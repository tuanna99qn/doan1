==> flow/design.v <==
module lcd (
	input            clk,
	output reg       lcd_rs,
	output reg       lcd_rw,
	output reg       lcd_e,
	output reg [7:4] lcd_d,
	output     [4:0] mem_addr,
	input      [7:0] mem_bus
	);
	parameter        n = 24;
	parameter        j = 17;            
	parameter        k = 11;             
	parameter        noop = 6'b010000;  
	reg        [n:0] count = 0;       
	reg        [5:0] lcd_state = noop;  
	reg              init = 1;          
	reg              row = 0;            
	assign mem_addr = {row, count[k+6:k+3]};  
	always @ (posedge clk) begin    
		count <= count + 1;			 
		if (init) begin                     
			case (count[j+7:j+2])				 
				1: lcd_state <= 6'b000010;     
				2: lcd_state <= 6'b000010;
				3: lcd_state <= 6'b001000;			
				4: lcd_state <= 6'b000000;     
				5: lcd_state <= 6'b001100;
				6: lcd_state <= 6'b000000;     
				7: lcd_state <= 6'b000001;
				8: lcd_state <= 6'b000000;     
				9: lcd_state <= 6'b000110;
				10: begin init <= ~init; count <= 0; end  
			endcase
			{lcd_e,lcd_rs,lcd_rw,lcd_d[7:4]} <= {^count[j+1:j+0] & ~lcd_rw,lcd_state};   
		end else begin                                                               
			case (count[k+7:k+2]) 
				32: lcd_state <= {3'b001,~row,2'b00};   
				34: begin count <= 0; row <= ~row; end                                 
				default: lcd_state <= {2'b10, ~count[k+2] ? mem_bus[7:4] : mem_bus[3:0]};  
			endcase
			{lcd_e,lcd_rs,lcd_rw,lcd_d[7:4]} <= {^count[k+1:k+0] & ~lcd_rw,lcd_state}; 
		end
	end
endmodule
Tool chain data of lcd
What the tools print for lcd, step after step.
Lines are those of the file above, counted from 1.
{"block": "setup", "top_module": "lcd", "clock": "clk", "library": "sky130hd", "corner": "tt_025C_1v80"}

After elaboration
Yosys after proc, flatten, opt, wreduce and memory -nomap, before mapping. Memory bits, and registers merged into a memory's read port (data or address), are not among the register bits. Print and check cells are not counted. Equal cells are merged and count once.
{"block": "word_totals", "out_inout_bits": 12, "reg_bits": 40, "elab_cells": 43, "in_bits": 9}
{"block": "classes", "n_addsub": 1, "muxes": 9, "n_logic": 5, "n_eq": 14, "reduce_and_logical": 6}
{"block": "ops", "cell": "25-bit two-way mux", "n": 3}
{"block": "ops", "cell": "6-bit parallel mux with 6-bit select", "n": 1}
{"block": "ops", "cell": "25-bit by 1-bit adder with 25-bit output with constant B", "n": 1}
{"block": "ops", "cell": "6-bit by 3-bit equality test with 1-bit output with constant B", "n": 4}
{"block": "ops", "cell": "6-bit by 4-bit equality test with 1-bit output with constant B", "n": 3}
{"block": "ops", "cell": "6-bit by 2-bit equality test with 1-bit output with constant B", "n": 2}
{"block": "ops", "cell": "6-bit equality test with constant B", "n": 2}
{"block": "ops", "cell": "6-bit parallel mux with 2-bit select", "n": 1}
{"block": "ops", "cell": "7-bit by 3-bit != test with 1-bit output with constant B", "n": 1}
{"block": "ops", "cell": "7-bit two-way mux", "n": 1}
{"block": "ops", "cell": "6-bit by 1-bit equality test with 1-bit output with constant B", "n": 1}
{"block": "ops", "cell": "6-bit two-way mux", "n": 1}
{"block": "ops", "cell": "2-bit AND reduction", "n": 2}
{"block": "ops", "cell": "2-bit parity", "n": 2}
{"block": "ops", "cell": "4-bit two-way mux", "n": 1}
{"block": "ops", "cell": "1-bit NOT", "n": 3}
{"block": "ops", "cell": "3-bit OR reduction", "n": 1}
{"block": "ops", "cell": "1-bit bitwise AND", "n": 2}
{"block": "ops", "cell": "2-bit != test with constant B", "n": 1}
{"block": "ops", "cell": "2-bit OR reduction", "n": 1}
{"block": "ops", "cell": "1-bit two-way mux", "n": 1}

Longest topological paths
Longest topological path by Yosys (ltp), each cell counted once; first at word level (registers and memories cut), then after technology mapping (sequential cells cut; the memories' decode and read muxes count).
{"block": "logic_depth", "word_depth": 4, "abc_area": 1, "mapped_depth": 9, "mapped_depth_nobuf": 9}

Netlist
Yosys stat after the flow's synthesis: flattened, memories mapped to cells. It holds for the ABC_AREA given above (unset counts as 0); a run with the other value may have another netlist.
{"block": "synth_totals", "seqArea_um2": 870.8, "ff_cells": 40, "buf_cells": 8, "mapped_cells": 281, "mapped_area_um2": 2042.0}
{"block": "by_type", "cell_type": "sky130_fd_sc_hd__dfxtp_1", "n": 33, "type_area_um2": 660.634}
{"block": "by_type", "cell_type": "sky130_fd_sc_hd__nand2_1", "n": 64, "type_area_um2": 240.23}
{"block": "by_type", "cell_type": "sky130_fd_sc_hd__edfxtp_1", "n": 7, "type_area_um2": 210.202}
{"block": "by_type", "cell_type": "sky130_fd_sc_hd__nor2_1", "n": 54, "type_area_um2": 202.694}
{"block": "by_type", "cell_type": "sky130_fd_sc_hd__inv_1", "n": 32, "type_area_um2": 120.115}
{"block": "by_type", "cell_type": "sky130_fd_sc_hd__nand3_1", "n": 15, "type_area_um2": 75.072}
{"block": "by_type", "cell_type": "sky130_fd_sc_hd__nor2_2", "n": 11, "type_area_um2": 68.816}
{"block": "by_type", "cell_type": "sky130_fd_sc_hd__buf_4", "n": 7, "type_area_um2": 52.55}
{"block": "by_type", "cell_type": "sky130_fd_sc_hd__ha_1", "n": 4, "type_area_um2": 50.048}
{"block": "by_type", "cell_type": "sky130_fd_sc_hd__nor3_1", "n": 9, "type_area_um2": 45.043}
{"block": "by_type", "cell_type": "sky130_fd_sc_hd__a21oi_1", "n": 6, "type_area_um2": 30.029}
{"block": "by_type", "cell_type": "sky130_fd_sc_hd__nand3_2", "n": 3, "type_area_um2": 30.029}
{"block": "by_type", "cell_type": "sky130_fd_sc_hd__o21ai_0", "n": 6, "type_area_um2": 30.029}
{"block": "by_type", "cell_type": "sky130_fd_sc_hd__nor2_4", "n": 2, "type_area_um2": 22.522}
{"block": "by_type", "cell_type": "sky130_fd_sc_hd__a31oi_1", "n": 3, "type_area_um2": 18.768}
{"block": "by_type", "cell_type": "sky130_fd_sc_hd__a21oi_4", "n": 1, "type_area_um2": 16.266}
{"block": "by_type", "cell_type": "sky130_fd_sc_hd__o211ai_1", "n": 2, "type_area_um2": 15.014}
{"block": "by_type", "cell_type": "sky130_fd_sc_hd__nand2_2", "n": 2, "type_area_um2": 12.512}
Not listed: further types 17, cells in them 20.

Timing after synthesis
Path of least setup slack by OpenSTA after synthesis, without wires, with an ideal clock, recovery checks aside; 20% of the period is set as input and as output delay. Where synthesis merged equal registers, the netlist keeps one of their names.
{"block": "synth_path", "path_kind": "register to register", "from": "register count[21]", "to": "register lcd_state[0]", "launch_ns": 0.000, "setup_slack_ns": 2.548, "setup_ns": 0.350, "delay_ns": 1.532, "arrival_ns": 1.182, "driving_pins": 9, "path_buffers": 0, "required_time_ns": 3.730, "period_ns": 4.08, "synth_period_reached_ns": 1.532}
"delay_ns" is the arrival time less input delay plus setup time.
"driving_pins": output pins that drive a net of the path, with the launching flip-flop's if there is one; two outputs of one cell count as two.
"synth_period_reached_ns" is the clock period less the worst setup slack; recovery checks do not enter. This is arithmetic on one report: input and output delays are still those of the set period (20% each).
Between the ends stands the longest chain of elaborated cells between them, by number of cells; it is not shown to be the way that was timed. Of several equally long chains one is given.
A line is the first line of the expression or statement that the cell stems from. Yosys adds cells for indexed reads and writes and turns some case tables into memories.
At most two assigning lines are given for a register; there are more.
The path ends at the enable pin of a flip-flop; only ways to that pin are counted.
{"block": "synth_via", "cell_sequence": "sky130_fd_sc_hd__dfxtp_1 -> sky130_fd_sc_hd__inv_1 -> sky130_fd_sc_hd__nor2_1 -> sky130_fd_sc_hd__nand3_1 -> sky130_fd_sc_hd__nand2_1 -> sky130_fd_sc_hd__nor2_1 -> sky130_fd_sc_hd__nand2_1 -> sky130_fd_sc_hd__nor2_1 -> sky130_fd_sc_hd__nor2_1", "elab_chain_len": 4, "cone_cells": 13, "lines_between": 1, "cone_classes": "eq/ne: 10; reduce/logical: 3"}
{"block": "synth_rtl", "item": "from (decl)", "line": 14, "source": "reg [n:0] count = 0;"}
{"block": "synth_rtl", "item": "from (assign)", "line": 20, "source": "count <= count + 1;"}
{"block": "synth_rtl", "item": "from (assign)", "line": 32, "source": "10: begin init <= ~init; count <= 0; end"}
{"block": "synth_rtl", "item": "6-bit by 2-bit equality test with 1-bit output", "line": 22, "source": "case (count[j+7:j+2])"}
{"block": "synth_rtl", "item": "2-bit OR reduction"}
{"block": "synth_rtl", "item": "7-bit by 3-bit != test with 1-bit output"}
{"block": "synth_rtl", "item": "2-bit AND reduction"}
{"block": "synth_rtl", "item": "to (assign)", "line": 37, "source": "32: lcd_state <= {3'b001,~row,2'b00};"}
{"block": "synth_rtl", "item": "to (assign)", "line": 39, "source": "default: lcd_state <= {2'b10, ~count[k+2] ? mem_bus[7:4] : mem_bus[3:0]};"}
{"block": "synth_rtl", "item": "to (decl)", "line": 15, "source": "reg [5:0] lcd_state = noop;"}

Timing after layout
Path of least setup slack in the final report of run 1 (OpenROAD, finished layout, wires in). Where an end is a register, its clock arrival counts in the times.
{"block": "layout_path", "path_kind": "register to output", "from": "register lcd_d[5]", "to": "output port lcd_d[5]", "launch_ns": 0.30, "required_time_ns": 1.18, "arrival_ns": 1.14, "driving_pins": 2, "path_buffers": 1, "setup_slack_ns": 0.05, "out_delay_ns": 0.30, "period_ns": 1.48}
{"block": "layout_via", "cell_sequence": "sky130_fd_sc_hd__dfxtp_1 -> sky130_fd_sc_hd__clkdlybuf4s50_1", "elab_chain_len": 0, "cone_cells": 0, "lines_between": 0}
{"block": "layout_rtl", "item": "from (decl)", "line": 6, "source": "output reg [7:4] lcd_d,"}
{"block": "layout_rtl", "item": "to (decl)", "line": 6}

FLOW RESULTS
============

Record of 2 stored runs of the RTL-to-layout flow on lcd, platform sky130hd. The runs are unordered. Constraints: input delay and output delay 20% of the set period each, output load 0.01 pF.
"worst_path_time_ns" means the part of the period allowed to the worst setup path (the constraints hold back 20% at inputs and 20% at outputs) less its slack; where the path has registers, the arrival times of their clocks count too.
"power_total_uw": no workload was simulated; the value follows from the tool's default switching activity.

Run 1
==> flow/run.sh <==
#!/bin/bash
# the make line also repeats the synthesis and layout settings of config.mk as NAME=value (left out here)
make -C /OpenROAD-flow-scripts/flow DESIGN_CONFIG=/design/flow/config.mk WORK_HOME=/design/flow/orfs CLKGATE_MAP_FILE= finish
==> flow/config.mk <==
export PLATFORM = sky130hd
export DESIGN_NAME = lcd
export DESIGN_NICKNAME = lcd
export VERILOG_FILES = /design/flow/design.v
export SDC_FILE = /design/flow/constraint.sdc
export NUM_CORES = 4
export LEC_CHECK = 0
export ABC_AREA = 1
export CAP_MARGIN = 10
export CORE_MARGIN = 2
export CORE_UTILIZATION = 39
export CTS_CLUSTER_SIZE = 52
export GPL_TIMING_DRIVEN = 1
export MIN_ROUTING_LAYER = met1
export PLACE_DENSITY = 0.66
export SLEW_MARGIN = 10
export TNS_END_PERCENT = 50
==> flow/constraint.sdc <==
create_clock -name core_clock -period 1.48 [get_ports {clk}]
set_input_delay 0.2960 -clock core_clock [delete_from_list [all_inputs] [get_ports {clk}]]
set_output_delay 0.2960 -clock core_clock [all_outputs]
set_load 0.01 [all_outputs]

==> results of run 1, as JSON <==
{
  "fin_tns_ns": 0.000,
  "worst_path_time_ns": 1.14,
  "worst_path_kind": "register to output",
  "finish.utilization_frac": 0.528,
  "cell_area_final_um2": 2677.6,
  "holdWs_ns": 0.346,
  "ws_setup_ns": 0.047,
  "yosys_chip_area_um2": 2042.0,
  "power_total_uw": 2058,
  "total_die_area_um2": 5830.9
}

Run 2
==> flow/run.sh <==
#!/bin/bash
# the make line also repeats the synthesis and layout settings of config.mk as NAME=value (left out here)
make -C /OpenROAD-flow-scripts/flow DESIGN_CONFIG=/design/flow/config.mk WORK_HOME=/design/flow/orfs CLKGATE_MAP_FILE= finish
==> flow/config.mk <==
export PLATFORM = sky130hd
export DESIGN_NAME = lcd
export DESIGN_NICKNAME = lcd
export VERILOG_FILES = /design/flow/design.v
export SDC_FILE = /design/flow/constraint.sdc
export NUM_CORES = 4
export LEC_CHECK = 0
export ABC_AREA = 0
export CAP_MARGIN = 30
export CORE_MARGIN = 2
export CORE_UTILIZATION = 21
export CTS_CLUSTER_DIAMETER = 284
export CTS_CLUSTER_SIZE = 55
export GPL_ROUTABILITY_DRIVEN = 1
export MAX_ROUTING_LAYER = met4
export PLACE_DENSITY_LB_ADDON = 0.13
export SETUP_SLACK_MARGIN = 0.21
export SLEW_MARGIN = 20
export TNS_END_PERCENT = 70
==> flow/constraint.sdc <==
create_clock -name core_clock -period 3.75 [get_ports {clk}]
set_input_delay 0.7500 -clock core_clock [delete_from_list [all_inputs] [get_ports {clk}]]
set_output_delay 0.7500 -clock core_clock [all_outputs]
set_load 0.01 [all_outputs]

==> results of run 2, as JSON <==
{
  "fin_tns_ns": 0.000,
  "worst_path_time_ns": 1.35,
  "worst_path_kind": "register to output",
  "finish.utilization_frac": 0.262,
  "cell_area_final_um2": 2258.4,
  "holdWs_ns": 0.344,
  "ws_setup_ns": 1.648,
  "yosys_chip_area_um2": 1848.0,
  "power_total_uw": 932.5,
  "total_die_area_um2": 9566.8
}
